==> flow/design.v <==
module iwrt #(parameter ILOC=0) (ps_dg_en,ps_dg_dgsclt,ps_dg_mdfy,ps_dg_wrt_en,ps_dg_iadd,ps_dg_madd,ps_dg_wrt_add,bc_dt,ireg,mreg,dg_wrt_en,dg_dtmxd);
input ps_dg_en,ps_dg_dgsclt,ps_dg_mdfy,ps_dg_wrt_en;
input[2:0] ps_dg_iadd,ps_dg_madd;
input[4:0] ps_dg_wrt_add;
input[15:0] bc_dt;
input[15:0] ireg;
input[15:0] mreg;
output dg_wrt_en;
output[15:0] dg_dtmxd;
reg dg_wrt_en;
reg[15:0] dg_dtmxd;
reg[1:0] cmp;
always@(*) begin
	cmp[0]= ( ({ps_dg_dgsclt,ps_dg_iadd}) == ILOC );
	cmp[1]= ps_dg_wrt_add[4] & ( ps_dg_wrt_add[3:0] == ILOC );
	dg_wrt_en= ( ( cmp[0] & ps_dg_en & ~ps_dg_mdfy ) | ( cmp[1] & ps_dg_wrt_en ) );
	if(ps_dg_wrt_en) begin
		if(cmp[1] & cmp[0]) begin 
			if(ps_dg_en & ~ps_dg_mdfy) begin	
				dg_dtmxd=bc_dt+mreg;
			end else begin
				dg_dtmxd=bc_dt;
			end
		end else if(ps_dg_wrt_add=={1'b0,ps_dg_dgsclt,ps_dg_madd}) begin
			if(ps_dg_en & ~ps_dg_mdfy) begin	
				dg_dtmxd=ireg+bc_dt;
			end else begin
				dg_dtmxd=ireg;
			end
		end else begin
			if(cmp[0] & ps_dg_en & ~ps_dg_mdfy) begin	
				dg_dtmxd=ireg+mreg;
			end else if(cmp[1]) begin
				dg_dtmxd=bc_dt;
			end else begin
				dg_dtmxd=ireg;
			end
		end
	end else if(cmp[0] & ps_dg_en & ~ps_dg_mdfy) begin
		dg_dtmxd=ireg+mreg;
	end else
		dg_dtmxd=ireg;
end
endmodule
module DAG_top(clk_rf,ps_dg_en,ps_dg_dgsclt,ps_dg_mdfy,ps_dmiaddinst,dg_dm_add,dg_ps_add,ps_dg_iadd,ps_dg_madd,bc_dt,ps_dg_wrt_en,dg_bc_dt,ps_dg_wrt_add,ps_dg_rd_add,ps_dg_immdt);
input clk_rf,ps_dg_en,ps_dg_dgsclt,ps_dg_mdfy,ps_dmiaddinst,ps_dg_wrt_en;
input[2:0] ps_dg_iadd,ps_dg_madd;
input[4:0] ps_dg_wrt_add,ps_dg_rd_add;
input [15:0] bc_dt,ps_dg_immdt;
output [15:0] dg_dm_add,dg_ps_add;
output [15:0] dg_bc_dt;
reg[15:0] i[15:0];
reg[15:0] m[15:0];
reg [15:0] dg_dm_add,dg_ps_add;
reg[15:0] dg_bc_dt,dg_rd_dt;
reg[15:0] iwrt_mreg;
wire[15:0] dg_wrt_en;
wire[15:0] dg_dtmxd[15:0];
integer y;
genvar x;
generate
	for(x=0;x<16;x=x+1) begin : generate_block_identifier
		iwrt #(.ILOC(x)) wrt_comb(ps_dg_en,ps_dg_dgsclt,ps_dg_mdfy,ps_dg_wrt_en,ps_dg_iadd,ps_dg_madd,ps_dg_wrt_add,bc_dt,i[x],iwrt_mreg,dg_wrt_en[x],dg_dtmxd[x]);
	end
endgenerate
always@(*) begin
	iwrt_mreg=m[{ps_dg_dgsclt,ps_dg_madd}];
end
always@(posedge clk_rf) begin
	for(y=0;y<16;y=y+1) begin
		if(dg_wrt_en[y]) begin
			i[y]<=dg_dtmxd[y];
		end
	end
	if(ps_dg_wrt_en) begin
		if(~ps_dg_wrt_add[4]) begin
	      		m[ps_dg_wrt_add[3:0]]<=bc_dt;  
  		end
	end
end
always@(*) begin 
	if (ps_dg_wrt_en) begin
		if(ps_dg_wrt_add=={1'b1,ps_dg_dgsclt,ps_dg_iadd}) begin 
			if(ps_dg_en) begin
				if(ps_dg_dgsclt) begin
					if(ps_dg_mdfy) begin
						dg_ps_add=bc_dt+m[ps_dg_madd+4'b1000];
					end else begin
						dg_ps_add=bc_dt;
					end
					dg_dm_add=16'b0;
				end else begin
					if(ps_dg_mdfy) begin
						dg_dm_add=bc_dt+m[ps_dg_madd];
					end
					else begin
						dg_dm_add=bc_dt;
					end
					dg_ps_add=16'b0;
				end 
			end else begin
				dg_ps_add=16'b0;
				dg_dm_add=16'b0;
			end	
		end else if(ps_dg_wrt_add=={1'b0,ps_dg_dgsclt,ps_dg_madd}) begin 
			if(ps_dg_en) begin
				if(ps_dg_dgsclt) begin
					if(ps_dg_mdfy) begin
						dg_ps_add=i[ps_dg_iadd+4'b1000]+bc_dt;
					end else begin
						dg_ps_add=i[ps_dg_iadd+4'b1000];
					end
					dg_dm_add=16'b0;
				end else begin
					if(ps_dg_mdfy) begin
						dg_dm_add=i[ps_dg_iadd]+bc_dt;
					end else begin
						dg_dm_add=i[ps_dg_iadd];
					end
					dg_ps_add=16'b0;
				end 
			end else begin
				dg_ps_add=16'b0;
				dg_dm_add=16'b0;
			end	
		end else begin
			if(ps_dg_en) begin
				if(ps_dg_dgsclt) begin 
					if(ps_dg_mdfy) begin
						dg_ps_add=i[ps_dg_iadd+4'b1000]+m[ps_dg_madd+4'b1000];
					end else begin
						dg_ps_add=i[ps_dg_iadd+4'b1000];
					end
					dg_dm_add=16'b0;
				end else begin
					if(ps_dg_mdfy) begin
						dg_dm_add=i[ps_dg_iadd]+m[ps_dg_madd];
					end else begin
						dg_dm_add=i[ps_dg_iadd];
					end
					dg_ps_add=16'b0;
				end
			end else begin
				dg_ps_add=16'b0;
				dg_dm_add=16'b0;
			end
		end 
	end else begin
		if(ps_dg_en) begin
			if(ps_dg_dgsclt) begin 
				if(ps_dg_mdfy) begin
					if(ps_dmiaddinst) begin
						dg_dm_add=i[ps_dg_iadd]+ps_dg_immdt;
						dg_ps_add=16'b0;
					end
					else begin
						dg_ps_add=i[ps_dg_iadd+4'b1000]+m[ps_dg_madd+4'b1000];
						dg_dm_add=16'b0;
					end
				end else begin
					dg_ps_add=i[ps_dg_iadd+4'b1000];
					dg_dm_add=16'b0;
				end
			end else begin
				if(ps_dg_mdfy) begin
					dg_dm_add=i[ps_dg_iadd]+m[ps_dg_madd];
				end
				else begin
					dg_dm_add=i[ps_dg_iadd];
				end
				dg_ps_add=16'b0;
			end
		end else begin
			dg_ps_add=16'b0;
			dg_dm_add=16'b0;
		end
	end
end
always@(*) begin
	if(ps_dg_rd_add[4]) begin
		dg_rd_dt=i[ps_dg_rd_add[3:0]];
	end else begin
		dg_rd_dt=m[ps_dg_rd_add[3:0]];    
	end
	if( (ps_dg_wrt_add==ps_dg_rd_add) & ps_dg_wrt_en) begin  
		dg_bc_dt=bc_dt;
	end else begin
		dg_bc_dt=dg_rd_dt;
	end
end
endmodule
# --- From RTL to reports: DAG_top ---
# The steps from the RTL of DAG_top to its reports follow in flow order.
# Lines are those of the file above, counted from 1.
# Cell names lack the library's common part.
inputs:
  top: "DAG_top"
  clock_port: "clk_rf"
  cell_library: "sky130hd"
  corner: "tt_025C_1v80"

# --- After elaboration ---
# Yosys after proc, flatten, opt, wreduce and memory -nomap, before mapping. Print and check cells are not counted. Equal cells are merged and count once.
# Memory sizes are those after Yosys's memory passes, which may raise the word count (mostly to a power of two), join words into wider ones and drop unused or constant bits.
op_classes:
  addsub: 44
  eq_ne: 86
  n_mux: 186
  bitwise: 99
  reduce_and_logical: 53
op_table:
  columns: ["op", "count"]
  rows:
  - ["16-bit 2-to-1 mux", 179]
  - ["16-bit adder", 42]
  - ["16-bit case mux with 16-bit select", 2]
  - ["4-bit equality test (second input constant)", 32]
  - ["16-bit case mux with 8-bit select", 1]
  - ["1-bit AND", 82]
  - ["4-bit by 2-bit != test with 1-bit output (second input constant)", 16]
  - ["4-bit by 3-bit equality test with 1-bit output (second input constant)", 16]
  - ["4-bit AND reduction", 16]
  - ["4-bit nonzero test", 16]
  - ["2-bit nonzero test", 16]
  - ["4-bit by 2-bit equality test with 1-bit output (second input constant)", 8]
  - ["1-bit bitwise OR", 16]
  - ["4-bit by 1-bit equality test with 1-bit output (second input constant)", 4]
  - ["4-bit logical NOT", 4]
  - ["3-bit equality test (second input constant)", 4]
  - ["5-bit equality test", 2]
  - ["3-bit by 4-bit adder with 4-bit output (second input constant)", 2]
  - ["4-bit 2-to-1 mux", 2]
  - ["3-bit by 2-bit equality test with 1-bit output (second input constant)", 2]
  - ["5-bit by 4-bit equality test with 1-bit output", 1]
  - ["3-bit by 1-bit equality test with 1-bit output (second input constant)", 1]
  - ["3-bit logical NOT", 1]
  - ["1-bit 2-to-1 mux", 2]
  - ["1-bit inverter", 1]
bits:
  regBits: 256
  mem_bits_rw: 256
  n_memories: 1
  input_bits: 54
  out_inout_bits: 48
  word_cells: 485
mem_list:
  columns: ["name", "size", "word_bits", "rd", "wr", "line_no", "text"]
  rows:
  - ["m", 16, 16, 4, 1, 53, "reg[15:0] m[15:0];"]

# --- Longest topological paths ---
# Depth = most cells in a row (Yosys ltp): at word level without a register or memory, in the mapped netlist without a sequential cell, where the memories' decode and read muxes count.
logic_depth:
  word_depth: 16
  ABC_AREA: 0
  mapped_depth: 22
  mapped_depth_nobuf: 20

# --- Mapped cells and area ---
# The flow's flattened synthesis, as Yosys stat reports it; memories are mapped. The netlist is that of the ABC_AREA named above (0 if unset); the other value can give another one.
# Totals and module areas in this step are rounded.
mapped:
  cell_count: 6656
  mapped_area_um2: 58600
  seqArea_um2: 15400
  flip_flops: 512
  buf_cells: 377
types:
  columns: ["cell_type", "count", "type_area_um2"]
  rows:
  - ["edfxtp_1", 512, 1.54E+04]
  - ["ha_1", 570, 7131.84]
  - ["mux4_2", 170, 3.83E+03]
  - ["a21oi_1", 602, 3012.89]
  - ["xnor2_1", 330, 2.89E+03]
  - ["o21ai_0", 469, 2.35E+03]
  - ["nand2_1", 595, 2.23E+03]
  - ["nor2_1", 534, 2E+03]
  - ["xor2_1", 170, 1.49E+03]
  - ["o211ai_1", 164, 1.23E+03]
  - ["a21o_1", 158, 1.19E+03]
  - ["a22oi_1", 157, 1178.63]
  - ["clkbuf_1", 277, 1.04E+03]
  - ["mux2i_1", 96, 960.922]
  - ["nand3_1", 181, 905.869]
  - ["nor3_1", 174, 870.835]
  - ["a31oi_1", 132, 825.792]
  - ["a211oi_1", 107, 803.27]
# Not listed: further types 81, cells in them 1258.
# By module: a second synthesis without flattening, with its own total; a netlist apart from the flattened one above.
unflattened:
  cells_unflattened: 9631
  area_unflattened_um2: 79600
# Each row is one instance without its submodules.
by_module:
  columns: ["mod", "instances", "cells", "mod_area_um2", "seq_area_um2"]
  rows:
  - ["DAG_top", 1, 2142, 29000, 15400]
  - ["iwrt #(ILOC=8)", 1, 480, 3290, 0.0]
  - ["iwrt #(ILOC=12)", 1, 472, 3270, 0.0]
  - ["iwrt #(ILOC=1)", 1, 481, 3260, 0.0]
  - ["iwrt #(ILOC=10)", 1, 469, 3240, 0.0]
  - ["iwrt #(ILOC=13)", 1, 480, 3210, 0.0]
  - ["iwrt #(ILOC=9)", 1, 482, 3210, 0.0]
  - ["iwrt #(ILOC=11)", 1, 482, 3200, 0.0]
  - ["iwrt #(ILOC=14)", 1, 470, 3200, 0.0]
  - ["iwrt #(ILOC=15)", 1, 474, 3200, 0.0]
  - ["iwrt #(ILOC=5)", 1, 461, 3100, 0.0]
  - ["iwrt #(ILOC=2)", 1, 455, 3090, 0.0]
  - ["iwrt #(ILOC=4)", 1, 450, 3090, 0.0]
  - ["iwrt #(ILOC=0)", 1, 452, 3060, 0.0]
# Further modules, not shown: 3.

# --- Path before layout ---
# Path of least setup slack by OpenSTA after synthesis, without wires, with an ideal clock, recovery checks aside; 20% of the period is set as input and as output delay. Where synthesis merged equal registers, the netlist keeps one of their names.
synth_path:
  path_type: "input to output"
  startpoint: "input port ps_dg_madd[0]"
  endpoint: "output port dg_dm_add[15]"
  clock_period_ps: 8080
  input_delay_ps: 1616
  out_delay_ps: 1616
  launch_ps: 1616
  t_arrival_ps: 6152
  t_required_ps: 6464
  setup_slack_ps: 312
  path_delay_ps: 4536
  stages: 15
  n_path_buf: 2
  synth_period_reached_ps: 7768
# "path_delay_ps" = arrival - input delay + setup time.
# At an output port there is no setup time.
# "stages": output pins that drive a net of the path, with the launching flip-flop's if there is one; two outputs of one cell count as two.
# "synth_period_reached_ps" = period - worst setup slack (recovery checks aside). The figure is calculated, with input and output delays left at 20% of the set period.
# Between the ends stands the longest chain of elaborated cells between them, by number of cells; it is not shown to be the way that was timed. Of several equally long chains one is given.
# A line is the first line of the expression or statement that the cell stems from. Yosys adds cells for indexed reads and writes and turns some case tables into memories.
synth_between:
  cell_sequence: "buf_2 -> buf_1 -> mux4_2 -> mux4_2 -> ha_1 -> a211oi_2 -> nor4_2 -> nor4b_2 -> nor3_1 -> a311oi_2 -> mux2i_1 -> xnor2_1 -> o21ba_2 -> a22oi_1 -> o211a_1"
  elab_chain_len: 11
  cone_cells: 27
  cone_classes: "4 x add/sub; 1 x eq/ne; 21 x mux; 1 x memory"
synth_lines:
  columns: ["item", "line_no", "text"]
  rows:
  - ["from (decl)", 47, "input[2:0] ps_dg_iadd,ps_dg_madd;"]
  - ["5-bit by 4-bit equality test with 1-bit output", 105, "end else if(ps_dg_wrt_add=={1'b0,ps_dg_dgsclt,ps_dg_madd}) begin"]
  - ["16-bit 2-to-1 mux", 105, null]
  - ["16-bit 2-to-1 mux", 83, "if(ps_dg_wrt_add=={1'b1,ps_dg_dgsclt,ps_dg_iadd}) begin"]
  - ["16-bit 2-to-1 mux", 82, "if (ps_dg_wrt_en) begin"]
  - ["16-bit adder", 137, "dg_dm_add=i[ps_dg_iadd]+m[ps_dg_madd];"]
  - ["16-bit 2-to-1 mux", 136, "if(ps_dg_mdfy) begin"]
  - ["16-bit 2-to-1 mux", 128, "if(ps_dg_dgsclt) begin"]
  - ["16-bit 2-to-1 mux", 127, "if(ps_dg_en) begin"]
  - ["16-bit 2-to-1 mux", 105, null]
  - ["16-bit 2-to-1 mux", 83, null]
  - ["16-bit 2-to-1 mux", 82, null]
  - ["to (decl)", 50, "output [15:0] dg_dm_add,dg_ps_add;"]

# --- Worst path after layout ---
# Path of least setup slack in the final report of run A (OpenROAD, finished layout, wires in). Where an end is a register, its clock arrival counts in the times.
# The path's times are printed in steps of 10 ps; the period is the one set.
layout_path:
  path_type: "input to output"
  startpoint: "input port ps_dg_iadd[1]"
  endpoint: "output port dg_dm_add[15]"
  clock_period_ps: 12300
  input_delay_ps: 2460
  out_delay_ps: 2460
  launch_ps: 2460
  t_arrival_ps: 6820
  t_required_ps: 9840
  setup_slack_ps: 3020
  stages: 18
  n_path_buf: 4
# Between the ends stands the longest chain of elaborated cells between them, by number of cells; it is not shown to be the way that was timed. Of several equally long chains one is given.
layout_between:
  cell_sequence: "buf_16 -> buf_16 -> buf_4 -> a221oi_1 -> a221oi_2 -> nor2_2 -> ha_1 -> o211ai_1 -> nand2_1 -> o211a_1 -> a211o_1 -> a41o_1 -> o41a_1 -> xnor2_1 -> o31ai_2 -> nand3b_1 -> o211a_1 -> buf_2"
  elab_chain_len: 15
  cone_cells: 43
  cone_classes: "4 x add/sub; 8 x eq/ne; 30 x mux; 1 x reduce/logical"
layout_lines:
  columns: ["item", "line_no", "text"]
  rows:
  - ["from (decl)", 47, "input[2:0] ps_dg_iadd,ps_dg_madd;"]
  - ["3-bit equality test", 137, "dg_dm_add=i[ps_dg_iadd]+m[ps_dg_madd];"]
  - ["16-bit case mux with 8-bit select", 137, null]
  - ["16-bit 2-to-1 mux", 136, "if(ps_dg_mdfy) begin"]
  - ["16-bit 2-to-1 mux", 128, "if(ps_dg_dgsclt) begin"]
  - ["16-bit 2-to-1 mux", 127, "if(ps_dg_en) begin"]
  - ["16-bit 2-to-1 mux", 105, "end else if(ps_dg_wrt_add=={1'b0,ps_dg_dgsclt,ps_dg_madd}) begin"]
  - ["16-bit 2-to-1 mux", 83, "if(ps_dg_wrt_add=={1'b1,ps_dg_dgsclt,ps_dg_iadd}) begin"]
  - ["16-bit 2-to-1 mux", 82, "if (ps_dg_wrt_en) begin"]
  - ["16-bit adder", 137, null]
  - ["16-bit 2-to-1 mux", 136, null]
  - ["16-bit 2-to-1 mux", 128, null]
  - ["16-bit 2-to-1 mux", 127, null]
  - ["16-bit 2-to-1 mux", 105, null]
  - ["16-bit 2-to-1 mux", 83, null]
  - ["16-bit 2-to-1 mux", 82, null]
  - ["to (decl)", 50, "output [15:0] dg_dm_add,dg_ps_add;"]

--- measured runs ---
Record of 2 stored runs of the RTL-to-layout flow on DAG_top, platform sky130hd. The runs are unordered. Constraints: input delay and output delay 20% of the set period each, output load 0.01 pF.
"timing.achieved_period_ps" = clock period - worst setup slack. The figure is calculated, with input and output delays left at 20% of the set period.
"timing.worst_path_ps": the worst setup path's part of the clock period (all of it between registers, 20% less for each end at a port) less its slack. A launch clock that arrives late makes it longer, a capture clock that arrives late makes it shorter.
By "final_power_uw" is meant OpenSTA's value without simulated activity: inputs other than the clock are taken to toggle once in ten clock periods, and the tool carries that through the logic.
"timing.worst_path_ps" is known to 10 ps.
The results are shown rounded.

--- run A ---
==> flow/run.sh <==
#!/bin/bash
# the make line also repeats the synthesis and layout settings of config.mk as NAME=value (left out here)
make -C /OpenROAD-flow-scripts/flow DESIGN_CONFIG=/design/flow/config.mk WORK_HOME=/design/flow/orfs CLKGATE_MAP_FILE= finish
==> flow/config.mk <==
export PLATFORM = sky130hd
export DESIGN_NAME = DAG_top
export DESIGN_NICKNAME = DAG_top
export VERILOG_FILES = /design/flow/design.v
export SDC_FILE = /design/flow/constraint.sdc
export NUM_CORES = 4
export LEC_CHECK = 0
export CAP_MARGIN = 20
export CORE_MARGIN = 7
export CORE_UTILIZATION = 49
export CTS_CLUSTER_DIAMETER = 268
export MAX_ROUTING_LAYER = met4
export PLACE_DENSITY_LB_ADDON = 0.03
export SETUP_SLACK_MARGIN = 3.31
export SLEW_MARGIN = 20
==> flow/constraint.sdc <==
create_clock -name core_clock -period 12.3 [get_ports {clk_rf}]
set_input_delay 2.4600 -clock core_clock [delete_from_list [all_inputs] [get_ports {clk_rf}]]
set_output_delay 2.4600 -clock core_clock [all_outputs]
set_load 0.01 [all_outputs]

==> results, as YAML <==
results:
  final_power_uw: 7020
  fin_util_pct: 56.2
  timing.worst_path_ps: 4360
  worstPathKind: "input to output"
  layout_stdcell_area_um2: 66600
  total_die_area_um2: 129000
  total_negative_slack_ps: 0
  synth_area_um2: 58600
  timing.achieved_period_ps: 9280
  fin_ws_ps: 3020
  hold_ws_ps: 982

--- run B ---
==> flow/run.sh <==
#!/bin/bash
# the make line also repeats the synthesis and layout settings of config.mk as NAME=value (left out here)
make -C /OpenROAD-flow-scripts/flow DESIGN_CONFIG=/design/flow/config.mk WORK_HOME=/design/flow/orfs CLKGATE_MAP_FILE= finish
==> flow/config.mk <==
export PLATFORM = sky130hd
export DESIGN_NAME = DAG_top
export DESIGN_NICKNAME = DAG_top
export VERILOG_FILES = /design/flow/design.v
export SDC_FILE = /design/flow/constraint.sdc
export NUM_CORES = 4
export LEC_CHECK = 0
export ABC_AREA = 1
export CAP_MARGIN = 20
export CELL_PAD_IN_SITES_DETAIL_PLACEMENT = 1
export CELL_PAD_IN_SITES_GLOBAL_PLACEMENT = 2
export CORE_MARGIN = 8
export CORE_UTILIZATION = 69
export CTS_CLUSTER_DIAMETER = 248
export GPL_ROUTABILITY_DRIVEN = 0
export MAX_ROUTING_LAYER = met5
export MIN_ROUTING_LAYER = met2
export SLEW_MARGIN = 20
export TNS_END_PERCENT = 40
==> flow/constraint.sdc <==
create_clock -name core_clock -period 8.79 [get_ports {clk_rf}]
set_input_delay 1.7580 -clock core_clock [delete_from_list [all_inputs] [get_ports {clk_rf}]]
set_output_delay 1.7580 -clock core_clock [all_outputs]
set_load 0.01 [all_outputs]

==> results, as YAML <==
outcome: "stopped before the end: placement reported GPL-0301"
--- end ---
